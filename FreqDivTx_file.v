==> flow/design.v <==
module TX_div (clk,rst,bd_rate,clk_out,SYS_clk_call);
input clk;             
input rst;
input SYS_clk_call;
input [1:0 ]bd_rate;
output clk_out;   
    reg T9600;       
    reg T2400;      
    reg T4800;     
    reg T1200;    
    reg [11:0] TQ9600;  
    reg [13:0] TQ2400;  
    reg [12:0] TQ4800;  
assign clk_out =    (!rst || SYS_clk_call) ? clk    
                   :(bd_rate == 2'b00)? T1200
                   :(bd_rate == 2'b01)? T2400
                   :(bd_rate == 2'b10)? T4800
                   : T9600 ;
always @ (posedge(clk))    
begin
    if ((rst == 1'b0) || (SYS_clk_call) || (bd_rate != 2'b11)) begin  
        TQ9600  <= 12'b0; 
        T9600 <= 1'b1;
    end
    else begin
     if (TQ9600 == 12'd2603) begin
     TQ9600  <= 12'b0; 
     T9600 <= ~T9600; 
        end 
        else begin
       TQ9600 <= TQ9600 + 12'd1;
        end
    end
end
always @ (posedge(clk))    
begin
    if ((rst == 1'b0) || (SYS_clk_call) || (bd_rate[1] == 1'b1)) begin  
        TQ2400  <= 14'b0; 
        T2400 <= 1'b1;
        T1200 <= 1'b1;
    end
    else begin
     if (TQ2400 == 14'd10416) begin
     TQ2400  <= 14'b0; 
     T2400 <= ~T2400;
     if (bd_rate == 2'b00) begin
       T1200 <= T2400 ? ~T1200 : T1200;
     end
        end 
        else begin
       TQ2400 <= TQ2400 + 14'd1;
        end
    end
end
always @ (posedge(clk))    
begin
    if ((rst == 1'b0) || (SYS_clk_call) || (bd_rate != 2'b10)) begin  
        TQ4800  <= 13'b0; 
        T4800 <= 1'b1;
    end
    else begin
     if (TQ4800 == 13'd5207) begin
     TQ4800  <= 13'b0; 
     T4800 <= ~T4800; 
        end 
        else begin
       TQ4800 <= TQ4800 + 13'd1;
        end
    end
end
endmodule
# == Step by step through the tools: TX_div ==
# What the tools print for TX_div, step after step.
# Lines are those of the file above, counted from 1.
# Cell names lack the library's common part.
# A cell with - has no value.
# inputs
top_module,TX_div
clock,clk
cell_library,sky130hd
lib_corner,tt_025C_1v80

# == Word-level counts ==
# Yosys after proc, flatten, opt, wreduce and memory -nomap, before mapping. Enables and synchronous resets that opt folds into registers are not counted as muxes. Memory bits, and registers merged into a memory's read port (data or address), are not among the register bits. Print and check cells are not counted. Equal cells are merged and count once.
# word_totals
ff_bits,43
latch_bits,0
mem_bits_rw,0
romBits,0
clocked_rd_ports_x_width,0
memories,0
inputBits,5
out_inout_bits,1
elab_cells,37
# classes
n_addsub,3
multipliers,0
div,0
compare,0
n_eq,7
shifts,0
n_mux,4
bitwise,5
reduce_and_logical,11
# ops
operator,n
adder 14 x 1 -> 14 bit with constant B,1
equality test 14 bit with constant B,1
adder 13 x 1 -> 13 bit with constant B,1
equality test 13 bit with constant B,1
adder 12 x 1 -> 12 bit with constant B,1
equality test 12 bit with constant B,1
OR reduction 2 bit,3
logical OR 1 bit,5
NOT 1 bit,5
!= test 2 bit with constant B,2
two-way mux 1 bit,4
AND reduction 3 bit,1
equality test 2 x 1 -> 1 bit with constant B,1
equality test 2 bit with constant B,1
logical NOT 2 bit,1
logical NOT 1 bit,1

# == Depth ==
# Longest topological path by Yosys (ltp), each cell counted once; first at word level (registers and memories cut), then after technology mapping (sequential cells cut; the memories' decode and read muxes count).
# depth
word_depth,5
abc_area,1
depth_mapped,11
ltp_nobuf,11

# == Mapped cells and area ==
# Source: synth_stat.txt of the flow (Yosys; design flattened, memories mapped). It holds for the ABC_AREA given above (unset counts as 0); a run with the other value may have another netlist.
# types
type,n,type_area_um2
dfxtp_1,43,860.826
nand2_1,76,285.274
nor2_1,60,225.216
inv_1,43,161.405
nand3_1,26,130.125
xor2_1,14,122.618
ha_1,4,50.048
nand4_1,8,50.048
xnor2_1,5,43.792
a21oi_1,8,40.038
nor3_2,4,40.038
nor2_2,5,31.28
a21oi_2,3,26.275
nand2_2,4,25.024
buf_6,2,22.522
nor2_4,2,22.522
nor3_1,3,15.014
nand3_2,1,10.01
# Not listed: further types 8, cells in them 10.
# mapped
mapped_cells,321
yosys_area_um2,2215.9
seq_area_um2,860.8
flip_flops,43
buffers,3

# 2 stored runs of TX_div in the flow (synthesis by Yosys, layout by OpenROAD, sky130hd cells), in arbitrary order. Constraints: input delay and output delay 20% of the set period each, output load 0.01 pF.
# "worst_path_ns": the worst setup path's part of the clock period (all of it between registers, 20% less for each end at a port) less its slack. A launch clock that arrives late makes it longer, a capture clock that arrives late makes it shorter.
# "design_power_mw" rests on the timing tool's default activity at the inputs, not on a simulated workload.
# Settings: - = not set for that run.
# Results: - = not shown.
item,flow run A,flow run B
period_ns,1.3,3.67
CORE_UTILIZATION,53,63
PLACE_DENSITY_LB_ADDON,0.28,-
ABC_AREA,1,-
GPL_TIMING_DRIVEN,1,-
SLEW_MARGIN,15,20
MIN_ROUTING_LAYER,met2,met1
MAX_ROUTING_LAYER,met4,met5
CAP_MARGIN,20,25
CORE_MARGIN,2,2
SETUP_SLACK_MARGIN,-,-0.1
CELL_PAD_IN_SITES_GLOBAL_PLACEMENT,-,1
GPL_ROUTABILITY_DRIVEN,-,1
CTS_CLUSTER_SIZE,-,32
synth_chip_area_um2,2215.9,1926.8
design.die.area_um2,4714.2,3517.1
finish.stdcell_area_um2,3094.2,2068.2
fin_util_pct,77.4,69.5
worstSetupSlack_ns,-0.453,0.127
ws_hold_ns,0.380,0.470
design_power_mw,3.075,0.7885
worst_path_ns,1.49,-
path_kind,reg-to-output,-
